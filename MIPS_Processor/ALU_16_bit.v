==> flow/design.v <==
`timescale 1ns / 1ps
module ALU_16_bit(A,B,data_in,op_dec,clk,reset,ans_ex,DM_data,data_out,flag_ex);
input [15:0] A,B,data_in;
input [5:0] op_dec;
input reset,clk;
output reg [15:0] ans_ex,DM_data;
output reg [15:0] data_out;
output wire [1:0] flag_ex;
wire [15:0] data_out_buff,ans_tmp,arith_shift,temp,BB;
reg [1:0] flag_prv;
wire zero,overflow;
wire [15:0] mul_prod;
assign BB = ((op_dec == 6'b000001 || op_dec==6'b001001) ? ~B + 1'b1 : B);     
assign temp = A[14:0]+BB[14:0];       
assign overflow = temp[15]^A[15]^BB[15];    
arithshift rsa(A,B,arith_shift);     
booth_multiplication bm(mul_prod,A[7:0],B[7:0]);
assign ans_tmp = 		  
  (op_dec == 6'b000000 ) ?  A+B             
: (op_dec == 6'b000001) ? A-B				 
: (op_dec == 6'b000010 ) ? B					 
: (op_dec == 6'b000011 ) ? mul_prod			 
: (op_dec == 6'b000100 ) ? A&B				 
: (op_dec == 6'b000101 ) ? A|B				 
: (op_dec == 6'b000110 ) ? A^B				 
: (op_dec == 6'b000111 ) ? ~B				 
: (op_dec == 6'b001000 ) ? A+B				 
: (op_dec == 6'b001001 ) ? A-B				 
: (op_dec == 6'b001010 ) ? B					 
: (op_dec == 6'b001100 ) ? A&B				 
: (op_dec == 6'b001101 ) ? A|B   			 
: (op_dec == 6'b001110 ) ? A^B				 
: (op_dec == 6'b001111 ) ? ~B				 
: (op_dec == 6'b010000 ) ? ans_ex		 
: (op_dec == 6'b010001 ) ? ans_ex			 
: (op_dec == 6'b010100 ) ? A 				 
: (op_dec == 6'b010101 ) ? A					 
: (op_dec == 6'b010110 ) ? data_in			 
: (op_dec == 6'b010111 ) ? ans_ex			 
: (op_dec == 6'b011000 ) ? ans_ex			 
: (op_dec == 6'b011001 ) ? A<<B				 
: (op_dec == 6'b011010 ) ? A>>B 			 
: (op_dec == 6'b011011 ) ? arith_shift		 
: (op_dec == 6'b011100 ) ? ans_ex			 
: (op_dec == 6'b011101 ) ? ans_ex			 
: (op_dec == 6'b011110 ) ? ans_ex : ans_ex;	 
assign zero = (ans_tmp == 16'b0000000000000000) ? 1'b1 : 1'b0;   
assign flag_ex = 
(op_dec == 6'b000000) ? {zero,overflow} : 
(op_dec == 6'b000001) ? {zero,overflow} : 
(op_dec == 6'b000010) ? {zero,1'b0} :
(op_dec == 6'b000011) ? {zero,overflow} : 
(op_dec == 6'b000100) ? {zero,1'b0} : 
(op_dec == 6'b000101) ? {zero,1'b0} : 
(op_dec == 6'b000110) ? {zero,1'b0} : 
(op_dec == 6'b000111) ? {zero,1'b0} : 
(op_dec == 6'b001000) ? {zero,overflow} : 
(op_dec == 6'b001001) ? {zero,overflow} : 
(op_dec == 6'b001010) ? {zero,1'b0} : 
(op_dec == 6'b001100) ? {zero,1'b0} : 
(op_dec == 6'b001101) ? {zero,1'b0} : 
(op_dec == 6'b001110) ? {zero,1'b0} : 
(op_dec == 6'b001111) ? {zero,1'b0} : 
(op_dec == 6'b010000) ? 2'b00:
(op_dec == 6'b010001) ? 2'b00: 
(op_dec == 6'b010100) ? 2'b00: 
(op_dec == 6'b010101) ? 2'b00: 
(op_dec == 6'b010110) ? {zero,1'b0} : 
(op_dec == 6'b010111) ? 2'b00: 
(op_dec == 6'b011000) ? 2'b00: 
(op_dec == 6'b011001) ? {zero,1'b0} : 
(op_dec == 6'b011010) ? {zero,1'b0} : 
(op_dec == 6'b011011) ? {zero,1'b0} : 
(op_dec == 6'b011100) ? flag_prv : 
(op_dec == 6'b011101) ? flag_prv : 
(op_dec == 6'b011110) ? flag_prv : flag_prv;
assign data_out_buff = ((op_dec==6'b010111) ? A : data_out);    
always @ (posedge clk)    
begin
		ans_ex = (reset==0) ? 16'b0000000000000000 : ans_tmp ;
		data_out = (reset==0) ? 16'b0000000000000000 : data_out_buff ;
		DM_data = (reset==0) ? 16'b0000000000000000 : B;
		flag_prv = (reset==0) ? 2'b00 : flag_ex;
end
endmodule
module arithshift(A,B,Ans);
input signed [15:0] A,B;   
output [15:0] Ans;
assign Ans = A >>> B;
endmodule
`timescale 1ns / 1ps
module booth_multiplication(Product,multiplicand,multiplier
    );
parameter multiplier_width=8;
parameter multiplicand_width=8;
reg [multiplicand_width-1 : 0] AC;
reg [multiplier_width-1 : 0] QR;
input [multiplicand_width-1 : 0] multiplicand;
input [multiplier_width-1 : 0] multiplier;
reg [multiplicand_width-1 : 0] BR;   
reg qnext;   
output [15:0] Product;
assign Product = (multiplicand==8'b10000000 && multiplier == 8'b10000000) ? 16'b0100000000000000 : {AC,QR};
integer i;
always@(multiplicand,multiplier) 
begin
BR=multiplicand;
QR=multiplier;
AC=0;
qnext=1'b0;
for(i=0; i<multiplier_width; i=i+1)
    begin
    case({QR[0],qnext})
    2'b01:  AC=AC+BR;
    2'b10:  AC=AC-BR;
    default: ;
    endcase
    qnext=QR[0];
    QR={AC[0],QR[multiplier_width-1 : 1]};
    AC={AC[multiplicand_width-1],AC[multiplicand_width-1 : 1]};
    end
end
endmodule
* From RTL to reports: ALU_16_bit
The steps from the RTL of ALU_16_bit to its reports follow in flow order.
Line numbers count from 1 in the design file above.
Operators: Yosys type, input widths -> output width; for muxes data width and select width s.
Not given: -
- Top :: ALU_16_bit
- Clock input :: clk
- Standard-cell library :: sky130hd
- Timing corner :: tt_025C_1v80

* Elaborated design
Yosys after proc, flatten, opt, wreduce and memory -nomap, before mapping. Enables and synchronous resets that opt folds into registers are not counted as muxes. Memory bits, and registers merged into a memory's read port (data or address), are not among the register bits. Print and check cells are not counted. Equal cells are merged and count once.
- $add $sub $neg :: 19
- $mul :: 0
- Div/mod/pow operators :: 0
- $lt $le $gt $ge :: 0
- Equal/unequal tests :: 40
- Shift-type cells :: 3
- Muxes and demuxes :: 61
- Bitwise logic cells :: 6
- Reduce/logical cells :: 4
** Operator list (number)
- $mux 16 :: 27
- $pmux 8 s2 :: 7
- $eq 6x5->1 const B :: 10
- $add 8x8->8 :: 7
- $sub 8x8->8 :: 7
- $mux 2 :: 25
- $eq 6x4->1 const B :: 7
- $eq 6x3->1 const B :: 4
- $add 15x15->16 :: 1
- $add 16x1->16 const B :: 1
- $add 16x16->16 :: 1
- $sub 16x16->16 :: 1
- $and 16x16->16 :: 1
- $or 16x16->16 :: 1
- $xor 16x16->16 :: 1
- $shl 16x16->16 :: 1
- $shr 16x16->16 :: 1
- $sshr 16x16->16 :: 1
- $not 16->16 :: 1
- $logic_not 16->1 :: 1
- $eq 8x8->1 const B :: 2
- $eq 2x1->1 const B :: 7
- $eq 2x2->1 const B :: 7
- $eq 6x2->1 const B :: 2
- $sub 1x8->8 const A :: 1
- $mux 8 :: 1
- $eq 6x1->1 const B :: 1
- $logic_not 6->1 :: 1
Other operator kinds: 4; their cells: 5.
- Bits in registers :: 50
- Bits in latches :: 0
- RAM bits :: 0
- ROM bits :: 0
- Word width x clocked read ports :: 0
- Memories :: 0
- Input bits :: 56
- Output and inout port bits :: 50
- Cells after elaboration :: 137

* Depth
Yosys ltp: most cells in a row. Word level: on the elaborated netlist, between registers, memories and ports. Mapped: between sequential cells and ports; inverters and the memories' decode and read muxes count.
- Depth in word-level cells :: 53
- ABC_AREA :: 0
- Gate-level depth with buffers :: 63
- Depth with buffers taken out :: 60

* Mapped cells and area
Yosys stat after the flow's synthesis: flattened, memories mapped to cells. It holds for the ABC_AREA given above (unset counts as 0); a run with the other value may have another netlist.
The area totals of this step are shown rounded.
** Cell types
- sky130_fd_sc_hd__ha_1 :: number 124, total area 1.55E+03 µm²
- sky130_fd_sc_hd__dfxtp_1 :: number 50, total area 1000.96 µm²
- sky130_fd_sc_hd__xnor2_1 :: number 109, total area 954.666 µm²
- sky130_fd_sc_hd__a21oi_1 :: number 167, total area 835.802 µm²
- sky130_fd_sc_hd__nor2_1 :: number 215, total area 807.024 µm²
- sky130_fd_sc_hd__o21ai_0 :: number 131, total area 655.629 µm²
- sky130_fd_sc_hd__nand2_1 :: number 161, total area 604.33 µm²
- sky130_fd_sc_hd__clkbuf_1 :: number 112, total area 420.403 µm²
- sky130_fd_sc_hd__mux4_2 :: number 16, total area 360.346 µm²
- sky130_fd_sc_hd__mux2i_1 :: number 35, total area 350.336 µm²
- sky130_fd_sc_hd__inv_1 :: number 87, total area 326.563 µm²
- sky130_fd_sc_hd__a211oi_1 :: number 41, total area 307.795 µm²
- sky130_fd_sc_hd__o211ai_1 :: number 36, total area 270.259 µm²
- sky130_fd_sc_hd__mux2_2 :: number 22, total area 247.738 µm²
- sky130_fd_sc_hd__a221oi_1 :: number 25, total area 218.96 µm²
- sky130_fd_sc_hd__nor3_1 :: number 41, total area 205.197 µm²
- sky130_fd_sc_hd__nand3_1 :: number 39, total area 195.187 µm²
- sky130_fd_sc_hd__a21o_1 :: number 25, total area 187.68 µm²
Not listed: further types 82, cells in them 451.
- Mapped cells :: 1887
- Chip area (Yosys) :: 13000 µm²
- Sequential area :: 1000 µm²
- Mapped flip-flops :: 50
- Buffers :: 135
By module: a second synthesis without flattening, with its own total; a netlist apart from the flattened one above.
- Cell total of the unflattened synthesis :: 2182
- Area total of the unflattened synthesis :: 16000 µm²
Rows give one instance, submodules left out.
** By module
- ALU_16_bit :: instances 1, cells 1409, area 9800 µm², sequential area 1000 µm²
- booth_multiplication :: instances 1, cells 631, area 4500 µm², sequential area 0.0 µm²
- arithshift :: instances 1, cells 142, area 1200 µm², sequential area 0.0 µm²

* Worst setup path after synthesis
Path of least setup slack by OpenSTA after synthesis, without wires, with an ideal clock, recovery checks aside; 20% of the period is set as input and as output delay. Where synthesis merged equal registers, the netlist keeps one of their names.
- Kind :: input-to-output
- Start point :: input port B[0]
- End point :: output port flag_ex[1]
- Period :: 22.7 ns
- External input delay :: 4.540 ns
- External output delay :: 4.540 ns
- Time at the first pin :: 4.540 ns
- Data arrival time :: 16.307 ns
- Required time :: 18.160 ns
- Setup slack :: 1.853 ns
- Path delay :: 11.767 ns
- Stages :: 57
- Path buffers :: 6
- Period reached after synthesis :: 20.847 ns
"path delay" is the arrival time less input delay plus setup time.
At an output port there is no setup time.
"stages" counts driving pins, that of a launching flip-flop among them; a cell with two outputs on the path counts twice.
"period reached after synthesis" = period - worst setup slack (recovery checks aside). The figure is calculated, with input and output delays left at 20% of the set period.
The rows between start and end are the longest chain of elaborated cells between them; the timing report does not say that the signal goes this way. Where chains are equally long, one stands for them.
Each line given opens the expression or statement behind the cell; cells for indexed reads and writes are added by Yosys, which also makes memories of some case tables.
- Path through :: sky130_fd_sc_hd__clkbuf_1 sky130_fd_sc_hd__buf_1 sky130_fd_sc_hd__clkbuf_1 sky130_fd_sc_hd__clkbuf_1 sky130_fd_sc_hd__clkbuf_1 sky130_fd_sc_hd__clkbuf_1 sky130_fd_sc_hd__nand3_1 sky130_fd_sc_hd__inv_1 sky130_fd_sc_hd__ha_1 sky130_fd_sc_hd__o211ai_1 sky130_fd_sc_hd__mux2_2 sky130_fd_sc_hd__nand2_1 sky130_fd_sc_hd__a21boi_0 sky130_fd_sc_hd__a211o_1 sky130_fd_sc_hd__a21oi_1 sky130_fd_sc_hd__xnor2_1 sky130_fd_sc_hd__inv_1 sky130_fd_sc_hd__ha_1 [... 21 more ...] sky130_fd_sc_hd__ha_1 sky130_fd_sc_hd__a21oi_1 sky130_fd_sc_hd__o21ai_0 sky130_fd_sc_hd__a21oi_1 sky130_fd_sc_hd__nand3_1 sky130_fd_sc_hd__mux2i_1 sky130_fd_sc_hd__nor2_1 sky130_fd_sc_hd__xor2_1 sky130_fd_sc_hd__inv_1 sky130_fd_sc_hd__ha_1 sky130_fd_sc_hd__a21oi_1 sky130_fd_sc_hd__xnor2_1 sky130_fd_sc_hd__nand2_1 sky130_fd_sc_hd__xnor3_1 sky130_fd_sc_hd__nor3b_2 sky130_fd_sc_hd__o31ai_2 sky130_fd_sc_hd__nand2_1 sky130_fd_sc_hd__o31ai_1
- Length of the longest elaborated chain :: 53
- Elaborated cells on any way between the ends :: 88
- Those cells by class :: add/sub (16); eq/ne (3); shift (3); mux (60); logic (4); reduce/logical (2)
** Ends and longest elaborated chain, after synthesis
- start: declaration :: line 3 : input [15:0] A,B,data_in;
- $sshr 16x16->16 :: line 89 : assign Ans = A >>> B;
- $mux 16 :: line 43 : : (op_dec == 6'b011011 ) ? arith_shift
- $mux 16 :: line 42 : : (op_dec == 6'b011010 ) ? A>>B
- $mux 16 :: line 41 : : (op_dec == 6'b011001 ) ? A<<B
- $mux 16 :: line 40 : : (op_dec == 6'b011000 ) ? ans_ex
- $mux 16 :: line 39 : : (op_dec == 6'b010111 ) ? ans_ex
- $mux 16 :: line 38 : : (op_dec == 6'b010110 ) ? data_in
- [... 39 more ...]
- $mux 2 :: line 55 : (op_dec == 6'b000110) ? {zero,1'b0} :
- $mux 2 :: line 54 : (op_dec == 6'b000101) ? {zero,1'b0} :
- $mux 2 :: line 53 : (op_dec == 6'b000100) ? {zero,1'b0} :
- $mux 2 :: line 52 : (op_dec == 6'b000011) ? {zero,overflow} :
- $mux 2 :: line 51 : (op_dec == 6'b000010) ? {zero,1'b0} :
- $mux 2 :: line 50 : (op_dec == 6'b000001) ? {zero,overflow} :
- $mux 2 :: line 49 : (op_dec == 6'b000000) ? {zero,overflow} :
- end: declaration :: line 8 : output wire [1:0] flag_ex;

* Path in the finished layout
Path of least setup slack in the final report of run B (OpenROAD, finished layout, wires in). Where an end is a register, its clock arrival counts in the times.
- Kind :: input-to-output
- Start point :: input port A[1]
- End point :: output port flag_ex[1]
- Period :: 27.8 ns
- External input delay :: 5.56 ns
- External output delay :: 5.56 ns
- Time at the first pin :: 5.56 ns
- Data arrival time :: 20.53 ns
- Required time :: 22.24 ns
- Setup slack :: 1.71 ns
- Stages :: 57
- Path buffers :: 3
The rows between start and end are the longest chain of elaborated cells between them; the timing report does not say that the signal goes this way. Where chains are equally long, one stands for them.
- Path through :: sky130_fd_sc_hd__clkdlybuf4s50_1 sky130_fd_sc_hd__buf_4 sky130_fd_sc_hd__inv_1 sky130_fd_sc_hd__ha_1 sky130_fd_sc_hd__or3b_1 sky130_fd_sc_hd__nor3_1 sky130_fd_sc_hd__nor2_1 sky130_fd_sc_hd__xnor2_1 sky130_fd_sc_hd__ha_1 sky130_fd_sc_hd__and2_1 sky130_fd_sc_hd__or3_1 sky130_fd_sc_hd__or3_1 sky130_fd_sc_hd__o2bb2ai_1 sky130_fd_sc_hd__a21oi_1 sky130_fd_sc_hd__xnor2_1 sky130_fd_sc_hd__inv_1 sky130_fd_sc_hd__ha_1 sky130_fd_sc_hd__inv_1 [... 21 more ...] sky130_fd_sc_hd__a21oi_1 sky130_fd_sc_hd__o21ai_0 sky130_fd_sc_hd__a21oi_1 sky130_fd_sc_hd__nand3_1 sky130_fd_sc_hd__mux2i_1 sky130_fd_sc_hd__nor2_1 sky130_fd_sc_hd__xor2_1 sky130_fd_sc_hd__inv_1 sky130_fd_sc_hd__ha_1 sky130_fd_sc_hd__a21oi_1 sky130_fd_sc_hd__xnor2_1 sky130_fd_sc_hd__nand2_1 sky130_fd_sc_hd__xnor3_1 sky130_fd_sc_hd__nor3b_2 sky130_fd_sc_hd__o31ai_2 sky130_fd_sc_hd__nand2_1 sky130_fd_sc_hd__o31ai_1 sky130_fd_sc_hd__clkdlybuf4s50_1
- Length of the longest elaborated chain :: 53
- Elaborated cells on any way between the ends :: 86
- Those cells by class :: add/sub (17); eq/ne (1); shift (3); mux (60); logic (3); reduce/logical (2)
** Ends and longest elaborated chain, after layout
- start: declaration :: line 3 : input [15:0] A,B,data_in;
- $sshr 16x16->16 :: line 89 : assign Ans = A >>> B;
- $mux 16 :: line 43 : : (op_dec == 6'b011011 ) ? arith_shift
- $mux 16 :: line 42 : : (op_dec == 6'b011010 ) ? A>>B
- $mux 16 :: line 41 : : (op_dec == 6'b011001 ) ? A<<B
- $mux 16 :: line 40 : : (op_dec == 6'b011000 ) ? ans_ex
- $mux 16 :: line 39 : : (op_dec == 6'b010111 ) ? ans_ex
- $mux 16 :: line 38 : : (op_dec == 6'b010110 ) ? data_in
- [... 39 more ...]
- $mux 2 :: line 55 : (op_dec == 6'b000110) ? {zero,1'b0} :
- $mux 2 :: line 54 : (op_dec == 6'b000101) ? {zero,1'b0} :
- $mux 2 :: line 53 : (op_dec == 6'b000100) ? {zero,1'b0} :
- $mux 2 :: line 52 : (op_dec == 6'b000011) ? {zero,overflow} :
- $mux 2 :: line 51 : (op_dec == 6'b000010) ? {zero,1'b0} :
- $mux 2 :: line 50 : (op_dec == 6'b000001) ? {zero,overflow} :
- $mux 2 :: line 49 : (op_dec == 6'b000000) ? {zero,overflow} :
- end: declaration :: line 8 : output wire [1:0] flag_ex;

Measured results for ALU_16_bit: 2 stored runs of the Yosys and OpenROAD flow on sky130hd. The settings differ; the order carries no meaning. The constraints put input and output delay at 20% of the set period each and load the outputs with 0.01 pF.
"achieved period" means the clock period less the worst setup slack. The figure is calculated, with input and output delays left at 20% of the set period.
The results are shown rounded.

* Run A
** Files
==> flow/run.sh <==
#!/bin/bash
# the make line also repeats the synthesis and layout settings of config.mk as NAME=value (left out here)
make -C /OpenROAD-flow-scripts/flow DESIGN_CONFIG=/design/flow/config.mk WORK_HOME=/design/flow/orfs CLKGATE_MAP_FILE= finish
==> flow/config.mk <==
export PLATFORM = sky130hd
export DESIGN_NAME = ALU_16_bit
export DESIGN_NICKNAME = ALU_16_bit
export VERILOG_FILES = /design/flow/design.v
export SDC_FILE = /design/flow/constraint.sdc
export NUM_CORES = 4
export LEC_CHECK = 0
export ABC_AREA = 0
export CAP_MARGIN = 20
export CELL_PAD_IN_SITES_GLOBAL_PLACEMENT = 1
export CORE_MARGIN = 2
export CORE_UTILIZATION = 69
export CTS_CLUSTER_SIZE = 20
export MAX_ROUTING_LAYER = met4
export MIN_ROUTING_LAYER = met2
export PLACE_DENSITY_LB_ADDON = 0.3
export SETUP_SLACK_MARGIN = 3.93
export SLEW_MARGIN = 20
==> flow/constraint.sdc <==
create_clock -name core_clock -period 17.5 [get_ports {clk}]
set_input_delay 3.5000 -clock core_clock [delete_from_list [all_inputs] [get_ports {clk}]]
set_output_delay 3.5000 -clock core_clock [all_outputs]
set_load 0.01 [all_outputs]
** Results
Unfinished; error FLW-0024 in placement.

* Run B
** Files
==> flow/run.sh <==
#!/bin/bash
# the make line also repeats the synthesis and layout settings of config.mk as NAME=value (left out here)
make -C /OpenROAD-flow-scripts/flow DESIGN_CONFIG=/design/flow/config.mk WORK_HOME=/design/flow/orfs CLKGATE_MAP_FILE= finish
==> flow/config.mk <==
export PLATFORM = sky130hd
export DESIGN_NAME = ALU_16_bit
export DESIGN_NICKNAME = ALU_16_bit
export VERILOG_FILES = /design/flow/design.v
export SDC_FILE = /design/flow/constraint.sdc
export NUM_CORES = 4
export LEC_CHECK = 0
export CAP_MARGIN = 20
export CORE_MARGIN = 2
export CORE_UTILIZATION = 40
export SLEW_MARGIN = 20
==> flow/constraint.sdc <==
create_clock -name core_clock -period 27.8 [get_ports {clk}]
set_input_delay 5.5600 -clock core_clock [delete_from_list [all_inputs] [get_ports {clk}]]
set_output_delay 5.5600 -clock core_clock [all_outputs]
set_load 0.01 [all_outputs]
** Results
- Overall die area :: 34,000 µm²
- Achieved period :: 26.094 ns
- Setup slack of the critical path :: 1.7 ns
- Worst hold slack in the final report :: 0.46 ns
- Synthesis area :: 13,000 µm²
- Final design utilization :: 45 %
