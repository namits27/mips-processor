==> flow/design.v <==
`timescale 1ns / 1ps
module data_dependency(ins,clk,reset,imm,op_dec,RW_dm,mux_sel_A,mux_sel_B,imm_sel,mem_en_ex,mem_rw_ex,mem_mux_sel_dm);
input [31:0] ins;
input clk,reset;
output reg [15:0] imm;
output reg [5:0] op_dec;
output [4:0] RW_dm;
output [1:0]mux_sel_A, mux_sel_B;    
output imm_sel, mem_en_ex, mem_rw_ex, mem_mux_sel_dm;
wire [14:0] and1_out;
wire jmp;
wire Cond_J;
wire LD_fd;
wire Imm;
wire LD1;
wire ST;
wire nor1_out,d1_out,and2_out,d3_out,d4_out,d5_out,or1_out,and3_out,d7_out,and7_out,and6_out,and4_out,and5_out;
wire comp1,comp2,comp3,comp4,comp5,comp6;
wire [14:0] ext;
reg [4:0] reg2,reg3,reg4,reg5,reg6,reg7;
assign jmp = (~ins[26])&(~ins[27])&ins[28]&ins[29]&ins[30]&(~ins[31]);  
assign Cond_J = ins[28]&ins[29]&ins[30]&(~ins[31]);
assign LD_fb = (~ins[26])&(~ins[27])&ins[28]&(~ins[29])&ins[30]&(~ins[31])&(~d1_out);  
assign Imm = ins[29]&(~ins[30])&(~ins[31]);
assign LD1 = (~ins[26])&(~ins[27])&ins[28]&(~ins[29])&ins[30]&(~ins[31]);
assign ST = ins[26]&(~ins[27])&ins[28]&(~ins[29])&ins[30]&(~ins[31]);
assign nor1_out = ~(jmp|Cond_J|d1_out);   
assign ext[0]= nor1_out;
assign ext[14:1] = nor1_out ==1 ? 14'b11111111111111 : 14'b00000000000000;
assign and1_out = ext&ins[25:11];
assign and2_out = LD1&(~d4_out);
assign or1_out = d4_out|d5_out;
assign and3_out = (~d3_out)&or1_out;
assign RW_dm = reg5;
DFlipFlop d1(LD_fb,clk,d1_out,reset);
DFlipFlop d3(ins[26],clk,d3_out,reset);
DFlipFlop d4(and2_out,clk,d4_out,reset);
DFlipFlop d5(ST,clk,d5_out,reset);
DFlipFlop d2(Imm,clk,imm_sel,reset);
DFlipFlop d6(d3_out,clk,mem_rw_ex,reset);
DFlipFlop d7(and3_out,clk,d7_out,reset);
DFlipFlop d8(or1_out,clk,mem_en_ex,reset);
DFlipFlop d9(d7_out,clk,mem_mux_sel_dm,reset);
assign comp1 =  (reg4 == reg2) ? 1'b1 : 1'b0;
assign comp2 =  (reg5 == reg2) ? 1'b1 : 1'b0;
assign comp3 =  (reg6 == reg2) ? 1'b1 : 1'b0;
assign comp4 =  (reg4 == reg7) ? 1'b1 : 1'b0;
assign comp5 =  (reg7 == reg5) ? 1'b1 : 1'b0;
assign comp6 =  (reg7 == reg6) ? 1'b1 : 1'b0;
assign and7_out = comp2&(~comp1);
assign and6_out = (~comp1)&(~comp2)&comp3;
assign and5_out = (~comp4)&comp5;
assign and4_out = (~comp4)&(~comp5)&comp6;
priEnc p1(comp1,and7_out,and6_out,mux_sel_A);
priEnc p2(comp4,and5_out,and4_out,mux_sel_B);
always@(posedge clk) begin
    imm <= (reset==1'b1) ? ins[15:0] : 16'b0;
    op_dec <= (reset==1'b1) ? ins[31:26] : 6'b0;
    reg2 <= (reset==1'b1) ? and1_out[9:5] : 5'b0;  
    reg3 <= (reset==1'b1) ? and1_out[14:10] : 5'b0;
    reg4 <= (reset==1'b1) ? reg3 : 5'b0;
    reg5 <= (reset==1'b1) ? reg4 : 5'b0;
    reg6 <= (reset==1'b1) ? reg5 : 5'b0;
    reg7 <= (reset==1'b1) ? and1_out[4:0] : 5'b0;
end
endmodule
module DFlipFlop(D,clk,Q,reset);
input D;  
input clk;  
input reset;
output  Q;  
reg Q_temp;
assign Q = reset==1 ? Q_temp : 1'b0;
always @(posedge clk) begin
 Q_temp <= D; 
end 
endmodule  
module priEnc(B,C,D,out);
input B,C,D;
output [1:0]out;
assign out[0] = D|(~C&B);
assign out[1] = D|C;
endmodule
## Tool chain data of data_dependency

The steps from the RTL of data_dependency to its reports follow in flow order.
Line numbers count from 1 in the design file above.
Cell names lack the library's common part.
The mark -- stands for no value.

- Design top: data_dependency
- Clock: clk
- Library: sky130hd
- Library corner: tt_025C_1v80

## Word-level counts

Counts by Yosys on the flattened word-level netlist (proc, flatten, opt, wreduce; memories kept). Register bits leave out memories and registers merged into their read ports (data or address); mux counts leave out enables and synchronous resets folded into registers. Print and check cells are left out. Cells with the same type and inputs are merged into one.

- Cells after elaboration: 90
- Output and inout bits: 35
- Input port bits: 34
- Register bits: 61

- Muxes and demuxes: 15
- Bitwise gates (word level): 52
- Eq/ne operators: 6

Operator list:

| operator | number |
|---|---|
| == test 5 bit | 6 |
| AND 1 bit | 29 |
| NOT 1 bit | 15 |
| AND 15 bit | 1 |
| two-way mux 14 bit | 1 |
| two-way mux 1 bit | 14 |
| OR 1 bit | 7 |

## Depth

Longest topological path by Yosys (ltp), each cell counted once; first at word level (registers and memories cut), then after technology mapping (sequential cells cut; the memories' decode and read muxes count).

- Depth in word-level cells: 10
- ABC_AREA: 0
- Mapped depth: 4
- Mapped depth without buffers: 4

## Netlist

Source: synth_stat.txt of the flow (Yosys; design flattened, memories mapped). It holds for the ABC_AREA given above (unset counts as 0); a run with the other value may have another netlist.
Totals and module areas in this step are rounded.

- Cells in the netlist: 182
- Flip-flops: 61
- Mapped area: 2070 um^2
- Buffer cells: 6

Cells by type:

| cell type | number | area in all (um^2) |
|---|---|---|
| dfxtp_1 | 61 | 1.22E+03 |
| and2_1 | 58 | 362.848 |
| xnor2_1 | 16 | 140.134 |
| xor2_1 | 14 | 122.618 |
| nand3_1 | 6 | 30.029 |
| nor3_1 | 5 | 25.024 |
| nand3b_4 | 1 | 20.019 |
| o32a_1 | 2 | 20.019 |
| a21oi_2 | 2 | 17.517 |
| o32ai_1 | 2 | 17.517 |
| clkbuf_1 | 4 | 15.014 |
| and3_1 | 2 | 12.512 |
| buf_6 | 1 | 11.261 |
| or4_4 | 1 | 11.261 |
| o211a_1 | 1 | 10.01 |
| nor4b_1 | 1 | 8.758 |
| inv_1 | 2 | 7.507 |
| o21a_1 | 1 | 7.507 |

Not listed: further types 2, cells in them 2.
By module: a second synthesis without flattening, with its own total; a netlist apart from the flattened one above.

- Cells (unflattened synthesis): 190
- Area (unflattened synthesis): 2090 um^2

Rows give one instance, submodules left out.

Modules:

| module | cells | times used | area (um^2) | sequential area (um^2) |
|---|---|---|---|---|
| data_dependency | 166 | 1 | 1810 | 1040 |
| DFlipFlop | 2 | 9 | 26.3 | 20.0 |
| priEnc | 3 | 2 | 17.5 | 0.0 |

## Worst setup path after synthesis

OpenSTA on the mapped netlist: ideal clock, no wires. The path of least setup slack (recovery checks aside). Input and output delay are each 20% of the period. Register names are those of the netlist, which keeps one name where synthesis merged equal registers.

- Path kind: reg-to-output
- Start: reg reg5[4]
- End: out mux_sel_A[1]
- Driving pins on the path: 5
- Path delay: 1077 ps
- Slack: 43 ps
- Arrival time: 1077 ps
- Data required time: 1120 ps
- Buffers on the path: 0
- Period: 1400 ps
- External output delay: 280 ps
- Synthesis period reached: 1357 ps

"path delay" is the arrival time less input delay plus setup time.
A path that ends at an output port has no setup time.
"driving pins on the path": output pins that drive a net of the path, with the launching flip-flop's if there is one; two outputs of one cell count as two.
"synthesis period reached" = period - worst setup slack (recovery checks aside). The figure is calculated, with input and output delays left at 20% of the set period.
Between the ends stands the longest chain of elaborated cells between them, by number of cells; it is not shown to be the way that was timed. Of several equally long chains one is given.
Each line given opens the expression or statement behind the cell; cells for indexed reads and writes are added by Yosys, which also makes memories of some case tables.

- Cell sequence: dfxtp_1 -> xnor2_1 -> nand3_1 -> nor3_1 -> o32a_1
- Cells in the longest elaborated chain: 6
- Elaborated cells on any way between the ends: 7
- Classes of those cells: eq/ne: 1; mux: 1; logic: 5

Ends and longest elaborated chain, after synthesis:

| item | line | source |
|---|---|---|
| start: declaration | 20 | `reg [4:0] reg2,reg3,reg4,reg5,reg6,reg7;` |
| start: assignment | 62 | `reg5 <= (reset==1'b1) ? reg4 : 5'b0;` |
| == test 5 bit | 45 | `assign comp2 =  (reg5 == reg2) ? 1'b1 : 1'b0;` |
| two-way mux 1 bit | 45 |  |
| NOT 1 bit | 51 | `assign and6_out = (~comp1)&(~comp2)&comp3;` |
| AND 1 bit (2 in a row) | 51 |  |
| OR 1 bit | 82 | `assign out[1] = D\|C;` |
| end: declaration | 8 | `output [1:0]mux_sel_A, mux_sel_B;` |

Subject: data_dependency on sky130hd, stored results

Hello all,

2 stored runs of data_dependency in the flow (synthesis by Yosys, layout by OpenROAD, sky130hd cells), in arbitrary order. Constraints: input delay and output delay 20% of the set period each, output load 0.01 pF.

### Entry A

Settings: `period_ns=1.57`, `CORE_UTILIZATION=55`, `SETUP_SLACK_MARGIN=0.27`, `PLACE_DENSITY_LB_ADDON=0.04`, `HOLD_SLACK_MARGIN=0.15`, `CORE_ASPECT_RATIO=0.66`, `CORE_MARGIN=4`, `TNS_END_PERCENT=25`, `CTS_CLUSTER_SIZE=22`, `CTS_CLUSTER_DIAMETER=351`, `MIN_ROUTING_LAYER=met1`, `MAX_ROUTING_LAYER=met4`, `CAP_MARGIN=20`, `SLEW_MARGIN=20`

Incomplete, routing halted on DPL-0033.

### Entry B

Settings: `period_ns=2.39`, `CORE_UTILIZATION=56`, `SETUP_SLACK_MARGIN=0.18`, `PLACE_DENSITY=0.74`, `CORE_ASPECT_RATIO=1.14`, `CORE_MARGIN=9`, `CELL_PAD_IN_SITES_DETAIL_PLACEMENT=1`, `CTS_CLUSTER_SIZE=60`, `CTS_CLUSTER_DIAMETER=385`, `SLEW_MARGIN=10`, `MIN_ROUTING_LAYER=met2`, `CAP_MARGIN=20`

Incomplete, placement halted on DPL-0033.

Thanks
