==> flow/design.v <==
`timescale 1ns / 1ps
module reg_bank(ans_ex,ans_dm,ans_wb,imm,RA,RB,RW_dm,mux_sel_A,mux_sel_B,imm_sel,clk,A,B);
input [15:0] ans_ex,ans_dm,ans_wb,imm;
input [4:0] RA,RB,RW_dm;
input [1:0] mux_sel_A,mux_sel_B;
input clk,imm_sel;
output [15:0] A,B;
reg [15:0] AR,BR;   
wire [15:0] BI;
reg [15:0] reg_bank [31:0];
assign A = mux_sel_A[1] ? (mux_sel_A[0] ? ans_wb : ans_dm ) : (mux_sel_A[0] ? ans_ex : AR);   
assign BI = mux_sel_B[1] ? (mux_sel_B[0] ? ans_wb : ans_dm ) : (mux_sel_B[0] ? ans_ex : BR);
assign B = imm_sel ? imm : BI;
always@(posedge clk) begin                     
	AR <= reg_bank[RA]; 							 
	BR <= reg_bank[RB];							 
	reg_bank[RW_dm] <= ans_dm;			 
end
endmodule
### From RTL to reports: reg_bank

Tool output for the design above, in the order of the flow.
Line numbers count from 1 in the design file above.
Cell names lack the library's common part.
Not given: n/a

| set-up | value |
|---|---|
| top | reg_bank |
| clock input | clk |
| cell library | sky130hd |
| corner | tt_025C_1v80 |

### Word level

Counts by Yosys on the flattened word-level netlist (proc, flatten, opt, wreduce; memories kept). Register bits leave out memories and registers merged into their read ports (data or address); mux counts leave out enables and synchronous resets folded into registers. Print and check cells are left out. Cells with the same type and inputs are merged into one.
Yosys's memory passes give these memory sizes; they may raise the number of words (mostly to a power of two), join words into wider ones and drop unused or constant bits.

| word-level totals | value |
|---|---|
| clocked read ports x word width | 32 |
| flip-flop bits (word level) | 0 |
| output and inout bits | 32 |
| word-level cells | 8 |
| bits of input ports | 85 |
| memory bits (writable) | 512 |
| memories | 1 |

Memory list:

| name | depth | bits a word | rd ports | write ports | RTL line | source |
|---|---|---|---|---|---|---|
| reg_bank | 32 | 16 | 2 | 1 | 10 | `reg [15:0] reg_bank [31:0];` |

| cells by class | value |
|---|---|
| mux-type cells | 7 |

Operators by type and width:

| cell | number |
|---|---|
| two-way mux 16 bit | 7 |

### Logic depth

Yosys ltp: most cells in a row. Word level: on the elaborated netlist, between registers, memories and ports. Mapped: between sequential cells and ports; inverters and the memories' decode and read muxes count.

| logic depth | value |
|---|---|
| word-level depth | 3 |
| ABC_AREA | 0 |
| mapped depth | 8 |
| gate-level depth less buffers | 5 |

### Netlist

Yosys stat after the flow's synthesis: flattened, memories mapped to cells. It holds for the ABC_AREA given above (unset counts as 0); a run with the other value may have another netlist.
The area totals of this step are shown rounded.

Cells by type:

| type | number | total area (µm²) |
|---|---|---|
| edfxtp_1 | 512 | 1.54E+04 |
| mux2i_1 | 512 | 5.12E+03 |
| a22oi_1 | 128 | 960.922 |
| mux4_2 | 32 | 720.691 |
| dfxtp_1 | 32 | 640.614 |
| a22o_1 | 64 | 560.538 |
| nand3_1 | 65 | 325.312 |
| a21oi_1 | 64 | 320.307 |
| buf_4 | 35 | 262.752 |
| nand2_1 | 66 | 247.738 |
| a31oi_1 | 32 | 200.192 |
| buf_12 | 10 | 200.192 |
| buf_2 | 40 | 200.192 |
| nand4_1 | 32 | 200.192 |
| buf_8 | 12 | 180.173 |
| mux2_2 | 16 | 180.173 |
| buf_6 | 15 | 168.912 |
| nor3_1 | 32 | 160.154 |

Other cell types: 12; their cells: 89.

| mapped netlist | value |
|---|---|
| mapped flip-flops | 544 |
| cell count | 1,788 |
| mapped area | 26,400 µm² |
| buffers | 145 |
| area of sequential cells | 16,000 µm² |

### Worst setup path after synthesis

Path of least setup slack by OpenSTA after synthesis, without wires, with an ideal clock, recovery checks aside; 20% of the period is set as input and as output delay. Where synthesis merged equal registers, the netlist keeps one of their names.

| timing post-synthesis | value |
|---|---|
| kind | input to register |
| from | in RW_dm[3] |
| to | mem reg_bank[17][0] |
| path buffers | 0 |
| delay of the path | 1,615 ps |
| required time | 2,252 ps |
| library setup time | 388 ps |
| input delay | 528 ps |
| path slack | 496 ps |
| time at the first pin | 528 ps |
| arrival time | 1,755 ps |
| stages | 2 |
| period | 2,640 ps |
| synthesis period reached | 2,144 ps |

"delay of the path" = arrival - input delay + setup time.
"stages" counts driving pins, that of a launching flip-flop among them; a cell with two outputs on the path counts twice.
"synthesis period reached" = period - worst setup slack (recovery checks aside). The figure is calculated, with input and output delays left at 20% of the set period.

| between the ends, post-synthesis | value |
|---|---|
| cell sequence | or3b_2 > nor2_1 |

Ends and longest elaborated chain, post-synthesis:

| item | RTL line | source |
|---|---|---|
| start: declaration | 4 | `input [4:0] RA,RB,RW_dm;` |
| end: declaration | 10 | `reg [15:0] reg_bank [31:0];` |

Chain of elaborated cells between the ends: none given.

### Timing after layout

From the final timing report of run 1: the path of least setup slack in the routed layout; clock arrival at registers is part of the times.
The path's times are printed in steps of 10 ps; the period is the one set.

| timing post-layout | value |
|---|---|
| kind | input to output |
| from | in mux_sel_A[1] |
| to | out A[9] |
| arrival time | 2,920 ps |
| stages | 4 |
| period | 4,170 ps |
| required time | 3,340 ps |
| time at the first pin | 830 ps |
| path slack | 410 ps |
| path buffers | 3 |
| input delay | 830 ps |
| external output delay | 830 ps |

The rows between start and end are the longest chain of elaborated cells between them; the timing report does not say that the signal goes this way. Where chains are equally long, one stands for them.
Each line given opens the expression or statement behind the cell; cells for indexed reads and writes are added by Yosys, which also makes memories of some case tables.

| between the ends, post-layout | value |
|---|---|
| cell sequence | clkdlybuf4s50_1 > buf_4 > mux4_2 > clkdlybuf4s50_1 |
| length of the longest elaborated chain | 1 |
| elaborated cells between the ends (all ways) | 1 |
| RTL lines with such cells | 1 |
| those cells by class | mux: 1 |

Ends and longest elaborated chain, post-layout:

| item | RTL line | source |
|---|---|---|
| start: declaration | 5 | `input [1:0] mux_sel_A,mux_sel_B;` |
| two-way mux 16 bit | 11 | `assign A = mux_sel_A[1] ? (mux_sel_A[0] ? ans_wb : ans_dm ) : (mux_sel_A[0] ? ans_ex : AR);` |
| end: declaration | 7 | `output [15:0] A,B;` |

# Flow runs of reg_bank

Measured results for reg_bank: 2 stored runs of the Yosys and OpenROAD flow on sky130hd. The settings differ; the order carries no meaning. The constraints put input and output delay at 20% of the set period each and load the outputs with 0.01 pF.
By "reached clock period" is meant the clock period of the run minus its worst setup slack. This is arithmetic on one report: input and output delays are still those of the set period (20% each).
Values from the reports are rounded here.
A setting shown as . is not set for that run.

| stored run | period_ns | CORE_UTILIZATION | PLACE_DENSITY_LB_ADDON | HOLD_SLACK_MARGIN | CORE_ASPECT_RATIO | CELL_PAD_IN_SITES_GLOBAL_PLACEMENT | GPL_TIMING_DRIVEN | GPL_ROUTABILITY_DRIVEN | MAX_ROUTING_LAYER | CAP_MARGIN | CORE_MARGIN | SLEW_MARGIN | PLACE_DENSITY | TNS_END_PERCENT | CTS_CLUSTER_SIZE | CTS_CLUSTER_DIAMETER | chip area in the Yosys report (µm²) | overall die area (µm²) | post-layout utilization | reached clock period (ps) | worst setup slack after layout (ps) | post-route setup TNS (ps) | worst hold slack after layout (ps) |
|---|---|---|---|---|---|---|---|---|---|---|---|---|---|---|---|---|---|---|---|---|---|---|---|
| run 1 | 4.17 | 72 | 0.25 | 0.11 | 0.94 | 1 | 1 | 0 | met5 | 20 | 2 | 20 | . | . | . | . | 26,400 | 38,300 | 0.816 | 3,756 | 414 | 0 | 664 |
| run 2 | 2.53 | 52 | . | 0.1 | . | 3 | . | . | met4 | 20 | 2 | 20 | 0.74 | 85 | 63 | 346 | 26,400 | 52,700 | 0.61 | 2,503 | 27 | 0 | 414 |
